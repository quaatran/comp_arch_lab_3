==> flow/design.v <==
module decoder (d0, d1, d2, d3, d4, d5, d6, d7,
                d8, d9, d10, d11, d12, d13, d14, d15, 
                d16, d17, d18, d19, d20, d21, d22, d23,
		d24, d25, d26, d27, d28, d29, d30, d31, 
		selector, enable);
 input enable;					 
 input  [4:0] selector;
 output reg     d0, d1, d2, d3, d4, d5, d6, d7,
  	        d8, d9, d10, d11, d12, d13, d14, d15, 
   	        d16, d17, d18, d19, d20, d21, d22, d23,
	        d24, d25, d26, d27, d28, d29, d30, d31;
 always @(selector) begin
  if (enable == 1'b1)
  case({selector})
        5'b00000: {d31,d30,d29,d28,d27,d26,d25,d24,d23,d22,d21,d20,d19,d18,d17,d16,d15,d14,d13,d12,d11,d10,d9,d8,d7,d6,d5,d4,d3,d2,d1,d0} = 32'b00000000000000000000000000000000;
	5'b00001: {d31,d30,d29,d28,d27,d26,d25,d24,d23,d22,d21,d20,d19,d18,d17,d16,d15,d14,d13,d12,d11,d10,d9,d8,d7,d6,d5,d4,d3,d2,d1,d0} = 32'b00000000000000000000000000000001;
	5'b00010: {d31,d30,d29,d28,d27,d26,d25,d24,d23,d22,d21,d20,d19,d18,d17,d16,d15,d14,d13,d12,d11,d10,d9,d8,d7,d6,d5,d4,d3,d2,d1,d0} = 32'b00000000000000000000000000000010;
	5'b00011: {d31,d30,d29,d28,d27,d26,d25,d24,d23,d22,d21,d20,d19,d18,d17,d16,d15,d14,d13,d12,d11,d10,d9,d8,d7,d6,d5,d4,d3,d2,d1,d0} = 32'b00000000000000000000000000000100;
	5'b00100: {d31,d30,d29,d28,d27,d26,d25,d24,d23,d22,d21,d20,d19,d18,d17,d16,d15,d14,d13,d12,d11,d10,d9,d8,d7,d6,d5,d4,d3,d2,d1,d0} = 32'b00000000000000000000000000001000;
	5'b00101: {d31,d30,d29,d28,d27,d26,d25,d24,d23,d22,d21,d20,d19,d18,d17,d16,d15,d14,d13,d12,d11,d10,d9,d8,d7,d6,d5,d4,d3,d2,d1,d0} = 32'b00000000000000000000000000010000;
	5'b00110: {d31,d30,d29,d28,d27,d26,d25,d24,d23,d22,d21,d20,d19,d18,d17,d16,d15,d14,d13,d12,d11,d10,d9,d8,d7,d6,d5,d4,d3,d2,d1,d0} = 32'b00000000000000000000000000100000;
	5'b00111: {d31,d30,d29,d28,d27,d26,d25,d24,d23,d22,d21,d20,d19,d18,d17,d16,d15,d14,d13,d12,d11,d10,d9,d8,d7,d6,d5,d4,d3,d2,d1,d0} = 32'b00000000000000000000000001000000;
	5'b01000: {d31,d30,d29,d28,d27,d26,d25,d24,d23,d22,d21,d20,d19,d18,d17,d16,d15,d14,d13,d12,d11,d10,d9,d8,d7,d6,d5,d4,d3,d2,d1,d0} = 32'b00000000000000000000000010000000;
	5'b01001: {d31,d30,d29,d28,d27,d26,d25,d24,d23,d22,d21,d20,d19,d18,d17,d16,d15,d14,d13,d12,d11,d10,d9,d8,d7,d6,d5,d4,d3,d2,d1,d0} = 32'b00000000000000000000000100000000;
	5'b01010: {d31,d30,d29,d28,d27,d26,d25,d24,d23,d22,d21,d20,d19,d18,d17,d16,d15,d14,d13,d12,d11,d10,d9,d8,d7,d6,d5,d4,d3,d2,d1,d0} = 32'b00000000000000000000001000000000;
	5'b01011: {d31,d30,d29,d28,d27,d26,d25,d24,d23,d22,d21,d20,d19,d18,d17,d16,d15,d14,d13,d12,d11,d10,d9,d8,d7,d6,d5,d4,d3,d2,d1,d0} = 32'b00000000000000000000010000000000;
	5'b01100: {d31,d30,d29,d28,d27,d26,d25,d24,d23,d22,d21,d20,d19,d18,d17,d16,d15,d14,d13,d12,d11,d10,d9,d8,d7,d6,d5,d4,d3,d2,d1,d0} = 32'b00000000000000000000100000000000;
	5'b01101: {d31,d30,d29,d28,d27,d26,d25,d24,d23,d22,d21,d20,d19,d18,d17,d16,d15,d14,d13,d12,d11,d10,d9,d8,d7,d6,d5,d4,d3,d2,d1,d0} = 32'b00000000000000000001000000000000;
	5'b01110: {d31,d30,d29,d28,d27,d26,d25,d24,d23,d22,d21,d20,d19,d18,d17,d16,d15,d14,d13,d12,d11,d10,d9,d8,d7,d6,d5,d4,d3,d2,d1,d0} = 32'b00000000000000000010000000000000;
	5'b01111: {d31,d30,d29,d28,d27,d26,d25,d24,d23,d22,d21,d20,d19,d18,d17,d16,d15,d14,d13,d12,d11,d10,d9,d8,d7,d6,d5,d4,d3,d2,d1,d0} = 32'b00000000000000000100000000000000;
	5'b10000: {d31,d30,d29,d28,d27,d26,d25,d24,d23,d22,d21,d20,d19,d18,d17,d16,d15,d14,d13,d12,d11,d10,d9,d8,d7,d6,d5,d4,d3,d2,d1,d0} = 32'b00000000000000001000000000000000;
	5'b10001: {d31,d30,d29,d28,d27,d26,d25,d24,d23,d22,d21,d20,d19,d18,d17,d16,d15,d14,d13,d12,d11,d10,d9,d8,d7,d6,d5,d4,d3,d2,d1,d0} = 32'b00000000000000010000000000000000;
	5'b10010: {d31,d30,d29,d28,d27,d26,d25,d24,d23,d22,d21,d20,d19,d18,d17,d16,d15,d14,d13,d12,d11,d10,d9,d8,d7,d6,d5,d4,d3,d2,d1,d0} = 32'b00000000000000100000000000000000;
	5'b10011: {d31,d30,d29,d28,d27,d26,d25,d24,d23,d22,d21,d20,d19,d18,d17,d16,d15,d14,d13,d12,d11,d10,d9,d8,d7,d6,d5,d4,d3,d2,d1,d0} = 32'b00000000000001000000000000000000;
	5'b10100: {d31,d30,d29,d28,d27,d26,d25,d24,d23,d22,d21,d20,d19,d18,d17,d16,d15,d14,d13,d12,d11,d10,d9,d8,d7,d6,d5,d4,d3,d2,d1,d0} = 32'b00000000000010000000000000000000;
	5'b10101: {d31,d30,d29,d28,d27,d26,d25,d24,d23,d22,d21,d20,d19,d18,d17,d16,d15,d14,d13,d12,d11,d10,d9,d8,d7,d6,d5,d4,d3,d2,d1,d0} = 32'b00000000000100000000000000000000;
	5'b10110: {d31,d30,d29,d28,d27,d26,d25,d24,d23,d22,d21,d20,d19,d18,d17,d16,d15,d14,d13,d12,d11,d10,d9,d8,d7,d6,d5,d4,d3,d2,d1,d0} = 32'b00000000001000000000000000000000;
	5'b10111: {d31,d30,d29,d28,d27,d26,d25,d24,d23,d22,d21,d20,d19,d18,d17,d16,d15,d14,d13,d12,d11,d10,d9,d8,d7,d6,d5,d4,d3,d2,d1,d0} = 32'b00000000010000000000000000000000;
	5'b11000: {d31,d30,d29,d28,d27,d26,d25,d24,d23,d22,d21,d20,d19,d18,d17,d16,d15,d14,d13,d12,d11,d10,d9,d8,d7,d6,d5,d4,d3,d2,d1,d0} = 32'b00000000100000000000000000000000;
	5'b11001: {d31,d30,d29,d28,d27,d26,d25,d24,d23,d22,d21,d20,d19,d18,d17,d16,d15,d14,d13,d12,d11,d10,d9,d8,d7,d6,d5,d4,d3,d2,d1,d0} = 32'b00000001000000000000000000000000;
	5'b11010: {d31,d30,d29,d28,d27,d26,d25,d24,d23,d22,d21,d20,d19,d18,d17,d16,d15,d14,d13,d12,d11,d10,d9,d8,d7,d6,d5,d4,d3,d2,d1,d0} = 32'b00000010000000000000000000000000;
	5'b11011: {d31,d30,d29,d28,d27,d26,d25,d24,d23,d22,d21,d20,d19,d18,d17,d16,d15,d14,d13,d12,d11,d10,d9,d8,d7,d6,d5,d4,d3,d2,d1,d0} = 32'b00000100000000000000000000000000;
	5'b11100: {d31,d30,d29,d28,d27,d26,d25,d24,d23,d22,d21,d20,d19,d18,d17,d16,d15,d14,d13,d12,d11,d10,d9,d8,d7,d6,d5,d4,d3,d2,d1,d0} = 32'b00001000000000000000000000000000;
	5'b11101: {d31,d30,d29,d28,d27,d26,d25,d24,d23,d22,d21,d20,d19,d18,d17,d16,d15,d14,d13,d12,d11,d10,d9,d8,d7,d6,d5,d4,d3,d2,d1,d0} = 32'b00010000000000000000000000000000;
	5'b11110: {d31,d30,d29,d28,d27,d26,d25,d24,d23,d22,d21,d20,d19,d18,d17,d16,d15,d14,d13,d12,d11,d10,d9,d8,d7,d6,d5,d4,d3,d2,d1,d0} = 32'b00100000000000000000000000000000;
	5'b11111: {d31,d30,d29,d28,d27,d26,d25,d24,d23,d22,d21,d20,d19,d18,d17,d16,d15,d14,d13,d12,d11,d10,d9,d8,d7,d6,d5,d4,d3,d2,d1,d0} = 32'b01000000000000000000000000000000;
	default: {d31,d30,d29,d28,d27,d26,d25,d24,d23,d22,d21,d20,d19,d18,d17,d16,d15,d14,d13,d12,d11,d10,d9,d8,d7,d6,d5,d4,d3,d2,d1,d0} = 32'bxxxxxxxxxxxxxxxxxxxxxxxxxxxxxxxx;
	endcase
	if (enable == 0) {d31,d30,d29,d28,d27,d26,d25,d24,d23,d22,d21,d20,d19,d18,d17,d16,d15,d14,d13,d12,d11,d10,d9,d8,d7,d6,d5,d4,d3,d2,d1,d0} = 32'b00000000000000000000000000000000;
	end
endmodule 
module lab_3_register_file (Da, Db, Dc, regcheck, loadcheck, CLK, reset, rs1, rs2, rd, wenable);
 input  wire CLK, reset, wenable;
 input  wire [4:0] rs1, rs2, rd;
 input  wire [31:0] Dc;
 output wire loadcheck;
 output wire [31:0] Da, Db, regcheck;
 wire        load0, load1, load2, load3, load4, load5, load6, load7,
	     load8, load9, load10, load11, load12, load13, load14, load15,
	     load16, load17, load18, load19, load20, load21, load22, load23,
	     load24, load25, load26, load27, load28, load29, load30, load31;
 wire [31:0] reg0, reg1, reg2, reg3, reg4, reg5, reg6, reg7,
	     reg8, reg9, reg10, reg11, reg12, reg13, reg14, reg15,
	     reg16, reg17, reg18, reg19, reg20, reg21, reg22, reg23,
   	     reg24, reg25, reg26, reg27, reg28, reg29, reg30, reg31;
 decoder decoder1 (.d0(load0), .d1(load1), .d2(load2), .d3(load3), .d4(load4), .d5(load5), .d6(load6), .d7(load7),
						 .d8(load8), .d9(load9), .d10(load10), .d11(load11), .d12(load12), .d13(load13), .d14(load14), .d15(load15), 
						 .d16(load16), .d17(load17), .d18(load18), .d19(load19), .d20(load20), .d21(load21), .d22(load22), .d23(load23),
						 .d24(load24), .d25(load25), .d26(load26), .d27(load27), .d28(load28), .d29(load29), .d30(load30), .d31(load31), 
						 .selector(rd), .enable(wenable));
 register register00 (.Dout(reg0),  .Din(Dc), .load(load0),  .CLK(CLK), .reset(reset));
 register register01 (.Dout(reg1),  .Din(Dc), .load(load1),  .CLK(CLK), .reset(reset));
 register register02 (.Dout(reg2),  .Din(Dc), .load(load2),  .CLK(CLK), .reset(reset));
 register register03 (.Dout(reg3),  .Din(Dc), .load(load3),  .CLK(CLK), .reset(reset));
 register register04 (.Dout(reg4),  .Din(Dc), .load(load4),  .CLK(CLK), .reset(reset));
 register register05 (.Dout(reg5),  .Din(Dc), .load(load5),  .CLK(CLK), .reset(reset));
 register register06 (.Dout(reg6),  .Din(Dc), .load(load6),  .CLK(CLK), .reset(reset));
 register register07 (.Dout(reg7),  .Din(Dc), .load(load7),  .CLK(CLK), .reset(reset));
 register register08 (.Dout(reg8),  .Din(Dc), .load(load8),  .CLK(CLK), .reset(reset));
 register register09 (.Dout(reg9),  .Din(Dc), .load(load9),  .CLK(CLK), .reset(reset));
 register register10 (.Dout(reg10), .Din(Dc), .load(load10), .CLK(CLK), .reset(reset));
 register register11 (.Dout(reg11), .Din(Dc), .load(load11), .CLK(CLK), .reset(reset));
 register register12 (.Dout(reg12), .Din(Dc), .load(load12), .CLK(CLK), .reset(reset));
 register register13 (.Dout(reg13), .Din(Dc), .load(load13), .CLK(CLK), .reset(reset));
 register register14 (.Dout(reg14), .Din(Dc), .load(load14), .CLK(CLK), .reset(reset));
 register register15 (.Dout(reg15), .Din(Dc), .load(load15), .CLK(CLK), .reset(reset));
 register register16 (.Dout(reg16), .Din(Dc), .load(load16), .CLK(CLK), .reset(reset));
 register register17 (.Dout(reg17), .Din(Dc), .load(load17), .CLK(CLK), .reset(reset));
 register register18 (.Dout(reg18), .Din(Dc), .load(load18), .CLK(CLK), .reset(reset));
 register register19 (.Dout(reg19), .Din(Dc), .load(load19), .CLK(CLK), .reset(reset));
 register register20 (.Dout(reg20), .Din(Dc), .load(load20), .CLK(CLK), .reset(reset));
 register register21 (.Dout(reg21), .Din(Dc), .load(load21), .CLK(CLK), .reset(reset));
 register register22 (.Dout(reg22), .Din(Dc), .load(load22), .CLK(CLK), .reset(reset));
 register register23 (.Dout(reg23), .Din(Dc), .load(load23), .CLK(CLK), .reset(reset));
 register register24 (.Dout(reg24), .Din(Dc), .load(load24), .CLK(CLK), .reset(reset));
 register register25 (.Dout(reg25), .Din(Dc), .load(load25), .CLK(CLK), .reset(reset));
 register register26 (.Dout(reg26), .Din(Dc), .load(load26), .CLK(CLK), .reset(reset));
 register register27 (.Dout(reg27), .Din(Dc), .load(load27), .CLK(CLK), .reset(reset));
 register register28 (.Dout(reg28), .Din(Dc), .load(load28), .CLK(CLK), .reset(reset));
 register register29 (.Dout(reg29), .Din(Dc), .load(load29), .CLK(CLK), .reset(reset));
 register register30 (.Dout(reg30), .Din(Dc), .load(load30), .CLK(CLK), .reset(reset));
 register register31 (.Dout(reg31), .Din(Dc), .load(load31), .CLK(CLK), .reset(reset));
 mux muxA (.mux_out(Da), .selector(rs1), .reg0(reg0),.reg1(reg1),.reg2(reg2),.reg3(reg3),.reg4(reg4),.reg5(reg5),.reg6(reg6),.reg7(reg7),
													  .reg8(reg8),.reg9(reg9),.reg10(reg10),.reg11(reg11),.reg12(reg12),.reg13(reg13),.reg14(reg14),.reg15(reg15),
											        .reg16(reg16),.reg17(reg17),.reg18(reg18),.reg19(reg19),.reg20(reg20),.reg21(reg21),.reg22(reg22),.reg23(reg23),
													  .reg24(reg24),.reg25(reg25),.reg26(reg26),.reg27(reg27),.reg28(reg28),.reg29(reg29),.reg30(reg30),.reg31(reg31));
 mux muxB (.mux_out(Db), .selector(rs2), .reg0(reg0),.reg1(reg1),.reg2(reg2),.reg3(reg3),.reg4(reg4),.reg5(reg5),.reg6(reg6),.reg7(reg7),
													  .reg8(reg8),.reg9(reg9),.reg10(reg10),.reg11(reg11),.reg12(reg12),.reg13(reg13),.reg14(reg14),.reg15(reg15),
													  .reg16(reg16),.reg17(reg17),.reg18(reg18),.reg19(reg19),.reg20(reg20),.reg21(reg21),.reg22(reg22),.reg23(reg23),
													  .reg24(reg24),.reg25(reg25),.reg26(reg26),.reg27(reg27),.reg28(reg28),.reg29(reg29),.reg30(reg30),.reg31(reg31));
endmodule 
module mux (mux_out, selector, reg0,reg1,reg2,reg3,reg4,reg5,reg6,reg7,
			       reg8,reg9,reg10,reg11,reg12,reg13,reg14,reg15,
			       reg16,reg17,reg18,reg19,reg20,reg21,reg22,reg23,
			       reg24,reg25,reg26,reg27,reg28,reg29,reg30,reg31);
 input      [31:0] reg0,reg1,reg2,reg3,reg4,reg5,reg6,reg7,
		   reg8,reg9,reg10,reg11,reg12,reg13,reg14,reg15,
		   reg16,reg17,reg18,reg19,reg20,reg21,reg22,reg23,
		   reg24,reg25,reg26,reg27,reg28,reg29,reg30,reg31;
 input      [4:0]  selector;
 output reg [31:0] mux_out;
 always @(*) begin
 case (selector)
  5'b00000 : mux_out =  reg0;
  5'b00001 : mux_out =  reg1;
  5'b00010 : mux_out =  reg2;
  5'b00011 : mux_out =  reg3;
  5'b00100 : mux_out =  reg4;
  5'b00101 : mux_out =  reg5;
  5'b00110 : mux_out =  reg6;
  5'b00111 : mux_out =  reg7;
  5'b01000 : mux_out =  reg8;
  5'b01001 : mux_out =  reg9;
  5'b01010 : mux_out = reg10;
  5'b01011 : mux_out = reg11;
  5'b01100 : mux_out = reg12;
  5'b01101 : mux_out = reg13;
  5'b01110 : mux_out = reg14;
  5'b01111 : mux_out = reg15;
  5'b10000 : mux_out = reg16;
  5'b10001 : mux_out = reg17;
  5'b10010 : mux_out = reg18;
  5'b10011 : mux_out = reg19;
  5'b10100 : mux_out = reg20;
  5'b10101 : mux_out = reg21;
  5'b10110 : mux_out = reg22;
  5'b10111 : mux_out = reg23;
  5'b11000 : mux_out = reg24;
  5'b11001 : mux_out = reg25;
  5'b11010 : mux_out = reg26;
  5'b11011 : mux_out = reg27;
  5'b11100 : mux_out = reg28;
  5'b11101 : mux_out = reg29;
  5'b11110 : mux_out = reg30;
  5'b11111 : mux_out = reg31;
 endcase
 end
endmodule 
module register (Dout, Din, load, CLK, reset);
 input  	      CLK, reset;
 input 		[31:0]Din, load;
 output reg     [31:0]Dout;
  always @(posedge CLK or posedge reset) begin
    if (reset)
	  Dout[31:0] <= 0;
	else if (load)
	  Dout[31:0] <= Din[31:0];
	else
	  Dout[31:0] <= Dout[31:0];
  end
endmodule
==> Tool chain data of lab_3_register_file <==
What the tools print for lab_3_register_file, step after step.
Lines are those of the file above, counted from 1.
{ "design": {"top": "lab_3_register_file", "clock_port": "CLK", "lib": "sky130hd", "corner": "tt_025C_1v80"} }

==> Elaborated design <==
Yosys after proc, flatten, opt, wreduce and memory -nomap, before mapping. Enables and synchronous resets that opt folds into registers are not counted as muxes. Memory bits, and registers merged into a memory's read port (data or address), are not among the register bits. Print and check cells are not counted. Equal cells are merged and count once.
Memory sizes are those after Yosys's memory passes, which may raise the word count (mostly to a power of two), join words into wider ones and drop unused or constant bits.
{ "word_totals": {"ff_bits": 1024, "mem_bits_ro": 992, "mem_count": 1, "output_inout_bits": 97} }
{ "memory_table": {"columns": ["memory", "size", "width", "read_ports", "wr", "line", "rtl"], "rows": [
  ["(name not given)", 32, 31, 1, 0, 14, "case({selector})"]
]} }
{ "op_classes": {"equal": 62, "muxes": 34, "reduce_logical": 2} }
{ "ops": {"columns": ["op", "n"], "rows": [
  ["32-bit parallel mux with 32-bit select", 2],
  ["5-bit == test with constant B", 32],
  ["5-bit by 4-bit == test with 1-bit output with constant B", 16],
  ["5-bit by 3-bit == test with 1-bit output with constant B", 8],
  ["1-bit 2-to-1 mux", 32],
  ["5-bit by 2-bit == test with 1-bit output with constant B", 4],
  ["5-bit by 1-bit == test with 1-bit output with constant B", 2],
  ["5-bit zero test", 2]
]} }

==> Logic depth <==
Depth = most cells in a row (Yosys ltp): at word level without a register or memory, in the mapped netlist without a sequential cell, where the memories' decode and read muxes count.
{ "depth": {"ltp_word": 2, "ABC_AREA": 0, "mapped_depth": 10, "ltp_nobuf": 5} }

==> Synthesis result <==
The flow's flattened synthesis, as Yosys stat reports it; memories are mapped. The netlist is that of the ABC_AREA named above (0 if unset); the other value can give another one.
Totals and module areas in this step are rounded.
{ "by_type": {"columns": ["cell_type", "n", "area_total_um2"], "rows": [
  ["sky130_fd_sc_hd__dfrtp_1", 992, 2.48E+04],
  ["sky130_fd_sc_hd__mux2_2", 1001, 1.13E+04],
  ["sky130_fd_sc_hd__nand3_1", 758, 3.79E+03],
  ["sky130_fd_sc_hd__a22oi_1", 367, 2.76E+03],
  ["sky130_fd_sc_hd__nand4_1", 272, 1.7E+03],
  ["sky130_fd_sc_hd__clkbuf_1", 388, 1.46E+03],
  ["sky130_fd_sc_hd__and3_1", 156, 975.936],
  ["sky130_fd_sc_hd__o32a_1", 54, 540.518],
  ["sky130_fd_sc_hd__a2111oi_0", 47, 411.645],
  ["sky130_fd_sc_hd__or4_1", 39, 292.781],
  ["sky130_fd_sc_hd__a222oi_1", 27, 270.259],
  ["sky130_fd_sc_hd__buf_1", 72, 270.259],
  ["sky130_fd_sc_hd__buf_2", 53, 265.254],
  ["sky130_fd_sc_hd__buf_4", 34, 255.245],
  ["sky130_fd_sc_hd__nor2_1", 53, 198.941],
  ["sky130_fd_sc_hd__and2_1", 27, 168.912],
  ["sky130_fd_sc_hd__a32oi_1", 18, 157.651],
  ["sky130_fd_sc_hd__nand2_1", 41, 153.898]
]} }
Not listed: further types 43, cells in them 268.
{ "synth_totals": {"stdcells": 4667, "yosys_area_um2": 51700, "seqArea_um2": 24820, "flip_flops": 992} }
By module: a second synthesis without flattening, with its own total; a netlist apart from the flattened one above.
{ "unflattened": {"cells_unflattened": 5318, "hier_area_um2": 57290} }
Each row is one instance without its submodules.
{ "modules": {"columns": ["mod", "n_inst", "n_cells", "mod_area_um2", "seq_area_um2"], "rows": [
  ["register", 32, 79, 1277, 800.8],
  ["mux", 2, 1354, 7960, 0.0],
  ["lab_3_register_file", 1, 34, 251.5, 0.0],
  ["decoder", 1, 48, 244.0, 0.0]
]} }

==> Path before layout <==
OpenSTA on the mapped netlist: ideal clock, no wires. The path of least setup slack (recovery checks aside). Input and output delay are each 20% of the period. Register names are those of the netlist, which keeps one name where synthesis merged equal registers.
{ "synth_timing": {"kind": "input to output", "start": "in rs1[4]", "end": "out Da[0]", "clock_period_ns": 5.1, "input_delay_ns": 1.020, "t_arrival_ns": 2.823, "required_time_ns": 4.080, "path_slack_ns": 1.257, "path_delay_ns": 1.803, "driving_pins": 8, "n_path_buf": 3, "period_less_setup_slack_ns": 3.843} }
"path_delay_ns" = arrival - input delay + setup time.
A path that ends at an output port has no setup time.
"driving_pins" counts driving pins, that of a launching flip-flop among them; a cell with two outputs on the path counts twice.
"period_less_setup_slack_ns" is the clock period less the worst setup slack; recovery checks do not enter. This is arithmetic on one report: input and output delays are still those of the set period (20% each).
The rows between start and end are the longest chain of elaborated cells between them; the timing report does not say that the signal goes this way. Where chains are equally long, one stands for them.
Each line given opens the expression or statement behind the cell; cells for indexed reads and writes are added by Yosys, which also makes memories of some case tables.
{ "synth_via": {"cell_sequence": "sky130_fd_sc_hd__buf_2 -> sky130_fd_sc_hd__and3b_1 -> sky130_fd_sc_hd__buf_6 -> sky130_fd_sc_hd__and2_4 -> sky130_fd_sc_hd__buf_6 -> sky130_fd_sc_hd__a221o_1 -> sky130_fd_sc_hd__or4_1 -> sky130_fd_sc_hd__o32a_1", "elab_chain_cells": 2} }
{ "synth_lines": {"columns": ["item", "line", "rtl"], "rows": [
  ["start: declaration", 54, "input  wire [4:0] rs1, rs2, rd;"],
  ["5-bit == test", 123, "case (selector)"],
  ["32-bit parallel mux with 32-bit select", 123, null],
  ["end: declaration", 57, "output wire [31:0] Da, Db, regcheck;"]
]} }

==> Path in the finished layout <==
Path of least setup slack in the final report of stored run 2 (OpenROAD, finished layout, wires in). Where an end is a register, its clock arrival counts in the times.
{ "layout_timing": {"kind": "input to output", "start": "in rs1[0]", "end": "out Da[0]", "clock_period_ns": 5.11, "input_delay_ns": 1.02, "t_arrival_ns": 3.65, "required_time_ns": 4.09, "path_slack_ns": 0.43, "driving_pins": 10, "n_path_buf": 5} }
The rows between start and end are the longest chain of elaborated cells between them; the timing report does not say that the signal goes this way. Where chains are equally long, one stands for them.
{ "layout_via": {"cell_sequence": "sky130_fd_sc_hd__buf_12 -> sky130_fd_sc_hd__buf_12 -> sky130_fd_sc_hd__nor2b_4 -> sky130_fd_sc_hd__buf_12 -> sky130_fd_sc_hd__bufbuf_16 -> sky130_fd_sc_hd__and3_1 -> sky130_fd_sc_hd__a221o_1 -> sky130_fd_sc_hd__or4_1 -> sky130_fd_sc_hd__o32a_4 -> sky130_fd_sc_hd__dlygate4sd2_1", "elab_chain_cells": 2} }
{ "layout_lines": {"columns": ["item", "line", "rtl"], "rows": [
  ["start: declaration", 54, "input  wire [4:0] rs1, rs2, rd;"],
  ["5-bit == test", 123, "case (selector)"],
  ["32-bit parallel mux with 32-bit select", 123, null],
  ["end: declaration", 57, "output wire [31:0] Da, Db, regcheck;"]
]} }

Subject: lab_3_register_file on sky130hd, stored results

Hello all,

Module lab_3_register_file, platform sky130hd: 2 stored runs of the flow (Yosys, OpenROAD) with differing settings, in no particular order. Input and output delays are each 20% of the period that was set; the output load is 0.01 pF.
"achievedPeriod_ns" = clock period - worst setup slack. The figure is calculated, with input and output delays left at 20% of the set period.
Results are given in rounded form.
[
  {
    "run": "stored run 1",
    "settings": { "period_ns": 2.39, "CORE_UTILIZATION": 66, "SETUP_SLACK_MARGIN": 0.38, "PLACE_DENSITY_LB_ADDON": 0.07, "CORE_MARGIN": 8, "CELL_PAD_IN_SITES_DETAIL_PLACEMENT": 0, "TNS_END_PERCENT": 100, "GPL_TIMING_DRIVEN": 1, "CTS_CLUSTER_DIAMETER": 346, "CAP_MARGIN": 30, "MAX_ROUTING_LAYER": "met5", "SLEW_MARGIN": 20 },
    "outcome": "no final report: routing broke off with GRT-0232"
  },
  {
    "run": "stored run 2",
    "settings": { "period_ns": 5.11, "CORE_UTILIZATION": 20, "SETUP_SLACK_MARGIN": 0.53, "PLACE_DENSITY_LB_ADDON": 0.08, "CORE_MARGIN": 8, "CELL_PAD_IN_SITES_DETAIL_PLACEMENT": 2, "TNS_END_PERCENT": 55, "MIN_ROUTING_LAYER": "met1", "CAP_MARGIN": 20, "SLEW_MARGIN": 20 },
    "results": { "total_die_area_um2": 275000, "achievedPeriod_ns": 4.676, "finalCellArea_um2": 68140, "fin_hold_ws_ns": 0.535, "worstSetupSlack_ns": 0.434, "synthArea_um2": 51700, "final_setup_tns_ns": 0.000 }
  }
]

Thanks
